==> flow/design.v <==
module taxi_meter(
    input clk,           
    input rst,           
    output reg [19:0] mtr,   
    output reg co        
);
reg [19:0] pulse_count;  
reg [10:0] km;  
always @(posedge clk or posedge rst) begin
    if (rst) begin
        pulse_count <= 0;
        mtr <= 0;
        co <= 0;
		  km<=0;
    end else begin
        if (pulse_count == 999) begin
            km <= km + 1;  
            co <= 1;  
            pulse_count <= 0;  
        end else begin
            pulse_count <= pulse_count + 1;  
				mtr <= km*1000 + pulse_count;
            co <= 0;  
        end
    end
end
endmodule
Tool chain data of taxi_meter
The steps from the RTL of taxi_meter to its reports follow in flow order.
Lines are those of the file above, counted from 1.
{ "design": {"top": "taxi_meter", "clock": "clk", "lib": "sky130hd", "lib_corner": "tt_025C_1v80"} }

After elaboration
Yosys after proc, flatten, opt, wreduce and memory -nomap, before mapping. Enables and synchronous resets that opt folds into registers are not counted as muxes. Memory bits, and registers merged into a memory's read port (data or address), are not among the register bits. Print and check cells are not counted. Equal cells are merged and count once.
{ "bits": {"register_bits": 52, "latch_bits": 0, "ram_bits": 0, "rom_bits": 0, "clocked_rd_ports_x_width": 0, "memories": 0, "in_bits": 2, "out_inout_bits": 21, "elab_cells": 11} }
{ "classes": {"n_addsub": 3, "n_mul": 1, "n_div": 0, "compare": 0, "equal": 1, "shifts": 0, "muxes": 2, "logic": 0, "n_reduce_logical": 0} }
{ "op_table": {"columns": ["op", "n"], "rows": [
  ["11-bit by 7-bit multiplier with 17-bit output (second input constant)", 1],
  ["20-bit by 1-bit adder with 20-bit output (second input constant)", 1],
  ["20-bit by 10-bit == test with 1-bit output (second input constant)", 1],
  ["20-bit adder", 1],
  ["20-bit two-way mux", 1],
  ["11-bit by 1-bit adder with 11-bit output (second input constant)", 1],
  ["1-bit two-way mux", 1]
]} }

Depth
Depth = most cells in a row (Yosys ltp): at word level without a register or memory, in the mapped netlist without a sequential cell, where the memories' decode and read muxes count.
{ "depth": {"depth_word": 2, "abc_area": 0, "ltp_mapped": 22, "depth_no_buf": 21} }

After synthesis
Source: synth_stat.txt of the flow (Yosys; design flattened, memories mapped). It holds for the ABC_AREA given above (unset counts as 0); a run with the other value may have another netlist.
{ "mapped": {"mapped_cells": 509, "synth_area_mm2": 0.004906, "seq_area_mm2": 0.0013012, "ffs": 52, "n_buf": 8} }
{ "by_type": {"columns": ["cell", "n", "area_total_um2"], "rows": [
  ["sky130_fd_sc_hd__dfrtp_1", 52, 1.3E+03],
  ["sky130_fd_sc_hd__ha_1", 57, 713.184],
  ["sky130_fd_sc_hd__fa_1", 35, 700.672],
  ["sky130_fd_sc_hd__xnor2_1", 34, 297.786],
  ["sky130_fd_sc_hd__inv_1", 69, 258.998],
  ["sky130_fd_sc_hd__nand2_1", 45, 168.912],
  ["sky130_fd_sc_hd__xor2_1", 16, 140.134],
  ["sky130_fd_sc_hd__a21oi_1", 24, 120.115],
  ["sky130_fd_sc_hd__o21ai_0", 20, 100.096],
  ["sky130_fd_sc_hd__nor2_1", 26, 97.594],
  ["sky130_fd_sc_hd__nand3_1", 17, 85.082],
  ["sky130_fd_sc_hd__a21o_1", 9, 67.565],
  ["sky130_fd_sc_hd__buf_6", 4, 45.043],
  ["sky130_fd_sc_hd__and3_1", 6, 37.536],
  ["sky130_fd_sc_hd__and4_1", 4, 35.034],
  ["sky130_fd_sc_hd__nor3_1", 7, 35.034],
  ["sky130_fd_sc_hd__o21a_1", 4, 30.029],
  ["sky130_fd_sc_hd__a2111oi_4", 1, 27.526]
]} }
Not listed: further types 46, cells in them 79.

Path before layout
Path of least setup slack by OpenSTA after synthesis, without wires, with an ideal clock, recovery checks aside; 20% of the period is set as input and as output delay. Where synthesis merged equal registers, the netlist keeps one of their names.
{ "synth_timing": {"kind": "register to register", "start": "register km[5]", "end": "register mtr[18]", "period_ps": 5570, "setup_ps": 125, "launch_ps": 0, "t_arrival_ps": 5285, "required_ps": 5445, "path_slack_ps": 161, "path_delay_ps": 5410, "stages": 21, "n_path_buf": 0, "synth_period_reached_ps": 5409} }
"path_delay_ps" = arrival - input delay + setup time.
"stages" counts driving pins, that of a launching flip-flop among them; a cell with two outputs on the path counts twice.
"synth_period_reached_ps" is the clock period less the worst setup slack; recovery checks do not enter. This is arithmetic on one report: input and output delays are still those of the set period (20% each).
The rows between start and end are the longest chain of elaborated cells between them; the timing report does not say that the signal goes this way. Where chains are equally long, one stands for them.
A line is the first line of the expression or statement that the cell stems from. Yosys adds cells for indexed reads and writes and turns some case tables into memories.
{ "synth_via": {"path_cell_list": "sky130_fd_sc_hd__dfrtp_1 > sky130_fd_sc_hd__inv_1 > sky130_fd_sc_hd__fa_1 > sky130_fd_sc_hd__fa_1 > sky130_fd_sc_hd__inv_1 > sky130_fd_sc_hd__fa_1 > sky130_fd_sc_hd__inv_1 > sky130_fd_sc_hd__fa_1 > sky130_fd_sc_hd__inv_1 > sky130_fd_sc_hd__ha_1 > sky130_fd_sc_hd__a21oi_1 > sky130_fd_sc_hd__o21ai_0 > sky130_fd_sc_hd__or3_4 > sky130_fd_sc_hd__a21o_2 > sky130_fd_sc_hd__a21oi_1 > sky130_fd_sc_hd__xnor2_1 > sky130_fd_sc_hd__ha_1 > sky130_fd_sc_hd__and4_1 > sky130_fd_sc_hd__or4b_2 > sky130_fd_sc_hd__o221ai_1 > sky130_fd_sc_hd__nor3_2", "elab_chain_cells": 2, "cone_cells": 2, "cone_lines": 1, "classes_between": "add/sub (1); mul (1)"} }
{ "synth_rtl": {"columns": ["item", "line", "rtl"], "rows": [
  ["start: declaration", 8, "reg [10:0] km;"],
  ["start: assignment", 14, "km<=0;"],
  ["start: assignment", 17, "km <= km + 1;"],
  ["11-bit by 7-bit multiplier with 17-bit output", 22, "mtr <= km*1000 + pulse_count;"],
  ["20-bit adder", 22, null],
  ["end: assignment", 12, "mtr <= 0;"],
  ["end: assignment", 22, null],
  ["end: declaration", 4, "output reg [19:0] mtr,"]
]} }

Worst path after layout
Path of least setup slack in the final report of record 1 (OpenROAD, finished layout, wires in). Where an end is a register, its clock arrival counts in the times.
The report prints the path's times to 10 ps; the period is as set.
{ "layout_timing": {"kind": "register to register", "start": "register km[5]", "end": "register mtr[18]", "period_ps": 10100, "setup_ps": 100, "launch_ps": 320, "t_arrival_ps": 6080, "required_ps": 10310, "path_slack_ps": 4230, "stages": 21, "n_path_buf": 0} }
The rows between start and end are the longest chain of elaborated cells between them; the timing report does not say that the signal goes this way. Where chains are equally long, one stands for them.
{ "layout_via": {"path_cell_list": "sky130_fd_sc_hd__dfrtp_1 > sky130_fd_sc_hd__inv_1 > sky130_fd_sc_hd__fa_1 > sky130_fd_sc_hd__fa_1 > sky130_fd_sc_hd__inv_1 > sky130_fd_sc_hd__fa_1 > sky130_fd_sc_hd__inv_1 > sky130_fd_sc_hd__fa_1 > sky130_fd_sc_hd__inv_1 > sky130_fd_sc_hd__ha_1 > sky130_fd_sc_hd__nand2_1 > sky130_fd_sc_hd__nor3_1 > sky130_fd_sc_hd__or3_4 > sky130_fd_sc_hd__xnor2_1 > sky130_fd_sc_hd__ha_1 > sky130_fd_sc_hd__a21o_1 > sky130_fd_sc_hd__a21o_1 > sky130_fd_sc_hd__a21oi_2 > sky130_fd_sc_hd__or4b_2 > sky130_fd_sc_hd__o221ai_1 > sky130_fd_sc_hd__nor3_2", "elab_chain_cells": 2, "cone_cells": 2, "cone_lines": 1, "classes_between": "add/sub (1); mul (1)"} }
{ "layout_rtl": {"columns": ["item", "line", "rtl"], "rows": [
  ["start: declaration", 8, "reg [10:0] km;"],
  ["start: assignment", 14, "km<=0;"],
  ["start: assignment", 17, "km <= km + 1;"],
  ["11-bit by 7-bit multiplier with 17-bit output", 22, "mtr <= km*1000 + pulse_count;"],
  ["20-bit adder", 22, null],
  ["end: assignment", 12, "mtr <= 0;"],
  ["end: assignment", 22, null],
  ["end: declaration", 4, "output reg [19:0] mtr,"]
]} }

Top module taxi_meter; platform sky130hd; tools Yosys and OpenROAD; 2 stored runs in no particular order. Input and output delays are each 20% of the period that was set; the output load is 0.01 pF.
By "timing.achieved_period_ps" is meant the clock period of the run minus its worst setup slack. This is arithmetic on one report: input and output delays are still those of the set period (20% each).
By "power.total_uw" is meant OpenSTA's value without simulated activity: inputs other than the clock are taken to toggle once in ten clock periods, and the tool carries that through the logic.
[
  {
    "run": "record 1",
    "settings": { "period_ns": 10.1, "CORE_UTILIZATION": 62, "SETUP_SLACK_MARGIN": 1.49, "PLACE_DENSITY_LB_ADDON": 0.17, "ABC_AREA": 0, "CAP_MARGIN": 15, "SLEW_MARGIN": 5, "CORE_MARGIN": 2 },
    "results": { "timing.achieved_period_ps": 5871, "final_setup_ws_ps": 4229, "design_die_area_mm2": 0.0086406, "layout_stdcell_area_mm2": 0.0053214, "yosys_chip_area_mm2": 0.004906, "fin_tns_ps": 0, "power.total_uw": 370.2 }
  },
  {
    "run": "record 2",
    "settings": { "period_ns": 7.21, "CAP_MARGIN": 20, "CORE_MARGIN": 2, "CORE_UTILIZATION": 40, "SLEW_MARGIN": 20 },
    "results": { "power.total_uw": 560.6, "fin_tns_ps": 0, "yosys_chip_area_mm2": 0.004906, "design_die_area_mm2": 0.0131664, "final_setup_ws_ps": 1380, "layout_stdcell_area_mm2": 0.0054202, "timing.achieved_period_ps": 5830 }
  }
]
