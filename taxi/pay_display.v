==> flow/design.v <==
module pay_display(
    input clk,           
    input rst,           
    input [9:0] in,      
    output reg [3:0] seg0,  
    output reg [3:0] seg1,  
    output reg [3:0] seg2   
);
always @(posedge clk or posedge rst) begin
    if (rst) begin
        seg0 <= 4'b0000;  
        seg1 <= 4'b0000;  
        seg2 <= 4'b0000;  
    end else begin
        seg0 <= in % 10;  
        seg1 <= (in / 10) % 10;  
        seg2 <= in / 100;  
    end
end
endmodule
==> Reports on pay_display <==
What the tools print for pay_display, step after step.
Lines are those of the file above, counted from 1.
Operators carry their Yosys type and port widths (W data, S select, Z words).
Library cell names are shortened.
{ "inputs": {"top_module": "pay_display", "clock": "clk", "library": "sky130hd", "pvt_corner": "tt_025C_1v80"} }

==> Word-level counts <==
Source: Yosys, flattened and elaborated, memories not mapped. Widths are those after wreduce; folded enables and synchronous resets count as part of the registers. Registers that Yosys merges into a memory's read port (data or address) are not register bits. Print and check cells do not count. Equal cells are merged and count once.
{ "classes": {"div": 4} }
{ "ops": {"columns": ["cell", "n"], "rows": [
  ["$div A10 B7 Y32 const B", 1],
  ["$div A10 B4 Y32 const B", 1],
  ["$mod A10 B4 Y32 const B", 1],
  ["$mod A32 B4 Y32 const B", 1]
]} }
{ "word_totals": {"elab_cells": 7, "inputBits": 12, "out_inout_bits": 12, "reg_bits": 12} }

==> Logic depth <==
Yosys ltp: most cells in a row. Word level: on the elaborated netlist, between registers, memories and ports. Mapped: between sequential cells and ports; inverters and the memories' decode and read muxes count.
{ "depth": {"ltp_word": 2, "abc_area": 0, "ltp_mapped": 36, "mapped_depth_nobuf": 34} }

==> Mapped cells and area <==
Source: synth_stat.txt of the flow (Yosys; design flattened, memories mapped). It holds for the ABC_AREA given above (unset counts as 0); a run with the other value may have another netlist.
The area totals of this step are shown rounded.
{ "by_type": {"columns": ["cell", "n", "type_area_um2"], "rows": [
  ["dfrtp_1", 12, 300.288],
  ["o21ai_0", 30, 150.144],
  ["nor2_1", 37, 138.883],
  ["nand2_1", 36, 135.13],
  ["a21oi_1", 23, 115.11],
  ["xnor2_1", 13, 113.859],
  ["ha_1", 7, 87.584],
  ["buf_6", 7, 78.826],
  ["inv_1", 17, 63.811],
  ["a211oi_1", 8, 60.058],
  ["mux2i_1", 6, 60.058],
  ["nand3_1", 12, 60.058],
  ["nor3_1", 12, 60.058],
  ["maj3_1", 4, 40.038],
  ["a31oi_1", 6, 37.536],
  ["buf_4", 5, 37.536],
  ["nor2b_1", 6, 37.536],
  ["a311oi_1", 4, 35.034]
]} }
Other cell types: 67; their cells: 124.
{ "mapped": {"ffs": 12, "seqArea_mm2": 0.0003, "synth_area_mm2": 0.00267, "cell_count": 369} }

==> Timing after synthesis <==
Source: OpenSTA report_checks on the synthesized netlist (no wires, ideal clock, input and output delay 20% of the period each), path of least setup slack; recovery checks are left aside. Register names are those of the netlist, which keeps one name where synthesis merged equal registers.
{ "synth_timing": {"kind": "input port to flip-flop", "from": "in in[8]", "to": "reg seg1[3]", "arrival_time_ns": 7.529, "t_first_pin_ns": 1.954, "setup_ns": 0.127, "setup_slack_ns": 2.114, "in_delay_ns": 1.954, "stages": 32, "clock_period_ns": 9.77, "required_ns": 9.643, "path_delay_ns": 5.702, "synth_period_reached_ns": 7.656} }
"path_delay_ns" is the arrival time less input delay plus setup time.
"stages" counts driving pins, that of a launching flip-flop among them; a cell with two outputs on the path counts twice.
"synth_period_reached_ns" is the clock period less the worst setup slack; recovery checks do not enter. This is arithmetic on one report: input and output delays are still those of the set period (20% each).
Between the ends stands the longest chain of elaborated cells between them, by number of cells; it is not shown to be the way that was timed. Of several equally long chains one is given.
Each line given opens the expression or statement behind the cell; cells for indexed reads and writes are added by Yosys, which also makes memories of some case tables.
{ "synth_between": {"cell_sequence": "nor2_1 > inv_1 > ha_1 > nand2b_1 > maj3_2 > a2111oi_4 > or2_1 > buf_4 > o21ai_1 > and2_1 > a221o_1 > nor3_4 > nor2_1 > a311o_1 > or2_0 > buf_2 > a31oi_1 > inv_1 > ha_1 > o21a_1 > o21ai_0 > o21ai_0 > nand2_1 > a21o_1 > nor3_4 > xnor2_1 > inv_1 > ha_1 > nor3_1 > mux2i_1 > o21ai_0 > mux2i_1", "elab_chain_len": 2} }
{ "synth_lines": {"columns": ["element", "line", "text"], "rows": [
  ["start, declared", 4, "input [9:0] in,"],
  ["$div A10 B4 Y32", 16, "seg1 <= (in / 10) % 10;"],
  ["$mod A32 B4 Y32", 16, null],
  ["end, assigned", 12, "seg1 <= 4'b0000;"],
  ["end, assigned", 16, null],
  ["end, declared", 6, "output reg [3:0] seg1,"]
]} }

==> Path in the finished layout <==
From the final timing report of flow run A: the path of least setup slack in the routed layout; clock arrival at registers is part of the times.
{ "layout_timing": {"kind": "input port to flip-flop", "from": "in in[8]", "to": "reg seg1[3]", "required_ns": 8.02, "arrival_time_ns": 7.72, "setup_slack_ns": 0.30, "clock_period_ns": 7.86, "setup_ns": 0.08, "in_delay_ns": 1.57, "t_first_pin_ns": 1.57, "stages": 32} }
Between the ends stands the longest chain of elaborated cells between them, by number of cells; it is not shown to be the way that was timed. Of several equally long chains one is given.
{ "layout_between": {"cell_sequence": "clkdlybuf4s50_1 > nor2_4 > inv_1 > ha_4 > nand2b_1 > maj3_2 > a2111oi_4 > o21ai_0 > o211ai_4 > nand4b_1 > a211o_4 > nor3_4 > nor2_1 > a311o_1 > or2_0 > a31oi_1 > inv_1 > ha_2 > o21a_1 > o21ai_2 > o21ai_0 > nand2_1 > a21o_1 > nor3_4 > xnor2_2 > inv_1 > ha_2 > nand3_1 > o21ai_0 > mux2i_1 > o21ai_0 > mux2i_1", "elab_chain_len": 2} }
{ "layout_lines": {"columns": ["element", "line", "text"], "rows": [
  ["start, declared", 4, "input [9:0] in,"],
  ["$div A10 B4 Y32", 16, "seg1 <= (in / 10) % 10;"],
  ["$mod A32 B4 Y32", 16, null],
  ["end, assigned", 12, "seg1 <= 4'b0000;"],
  ["end, assigned", 16, null],
  ["end, declared", 6, "output reg [3:0] seg1,"]
]} }

2 stored runs of pay_display in the flow (synthesis by Yosys, layout by OpenROAD, sky130hd cells), in arbitrary order. Constraints: input delay and output delay 20% of the set period each, output load 0.01 pF.
By "achieved_period_ns" is meant the clock period of the run minus its worst setup slack. This is arithmetic on one report: input and output delays are still those of the set period (20% each).
"timing.worst_path_ns" = time allowed to the worst setup path (clock period - input delay - output delay, where it has them) - its slack; a late launch clock adds to it, a late capture clock takes from it.
"power.total_mw": no workload was simulated; the value follows from the tool's default switching activity.
The measured numbers are rounded.

Flow run A
==> flow/run.sh <==
#!/bin/bash
# the make line also repeats the synthesis and layout settings of config.mk as NAME=value (left out here)
make -C /OpenROAD-flow-scripts/flow DESIGN_CONFIG=/design/flow/config.mk WORK_HOME=/design/flow/orfs CLKGATE_MAP_FILE= finish
==> flow/config.mk <==
export PLATFORM = sky130hd
export DESIGN_NAME = pay_display
export DESIGN_NICKNAME = pay_display
export VERILOG_FILES = /design/flow/design.v
export SDC_FILE = /design/flow/constraint.sdc
export NUM_CORES = 4
export LEC_CHECK = 0
export CAP_MARGIN = 15
export CORE_ASPECT_RATIO = 0.76
export CORE_MARGIN = 2
export CORE_UTILIZATION = 68
export CTS_CLUSTER_SIZE = 20
export MAX_ROUTING_LAYER = met4
export MIN_ROUTING_LAYER = met1
export SLEW_MARGIN = 20
export TNS_END_PERCENT = 50
==> flow/constraint.sdc <==
create_clock -name core_clock -period 7.86 [get_ports {clk}]
set_input_delay 1.5720 -clock core_clock [delete_from_list [all_inputs] [get_ports {clk}]]
set_output_delay 1.5720 -clock core_clock [all_outputs]
set_load 0.01 [all_outputs]

==> results of flow run A, as JSON <==
{
  "layout_stdcell_area_mm2": 0.00319,
  "setup_tns_ns": 0.000,
  "achieved_period_ns": 7.557,
  "power.total_mw": 0.556,
  "worstSetupSlack_ns": 0.303,
  "utilization_pct": 86.5,
  "total_die_area_mm2": 0.00445,
  "yosys.chip_area_mm2": 0.00267,
  "timing.worst_path_ns": 5.98,
  "critical_path_type": "input port to flip-flop"
}

Flow run B
==> flow/run.sh <==
#!/bin/bash
# the make line also repeats the synthesis and layout settings of config.mk as NAME=value (left out here)
make -C /OpenROAD-flow-scripts/flow DESIGN_CONFIG=/design/flow/config.mk WORK_HOME=/design/flow/orfs CLKGATE_MAP_FILE= finish
==> flow/config.mk <==
export PLATFORM = sky130hd
export DESIGN_NAME = pay_display
export DESIGN_NICKNAME = pay_display
export VERILOG_FILES = /design/flow/design.v
export SDC_FILE = /design/flow/constraint.sdc
export NUM_CORES = 4
export LEC_CHECK = 0
export CAP_MARGIN = 20
export CORE_MARGIN = 2
export CORE_UTILIZATION = 40
export SLEW_MARGIN = 20
==> flow/constraint.sdc <==
create_clock -name core_clock -period 5.84 [get_ports {clk}]
set_input_delay 1.1680 -clock core_clock [delete_from_list [all_inputs] [get_ports {clk}]]
set_output_delay 1.1680 -clock core_clock [all_outputs]
set_load 0.01 [all_outputs]

==> results of flow run B, as JSON <==
{
  "layout_stdcell_area_mm2": 0.00405,
  "timing.worst_path_ns": 5.03,
  "critical_path_type": "input port to flip-flop",
  "worstSetupSlack_ns": -0.360,
  "total_die_area_mm2": 0.00734,
  "utilization_pct": 63.4,
  "yosys.chip_area_mm2": 0.00267,
  "achieved_period_ns": 6.200,
  "setup_tns_ns": -1.05,
  "power.total_mw": 0.859
}
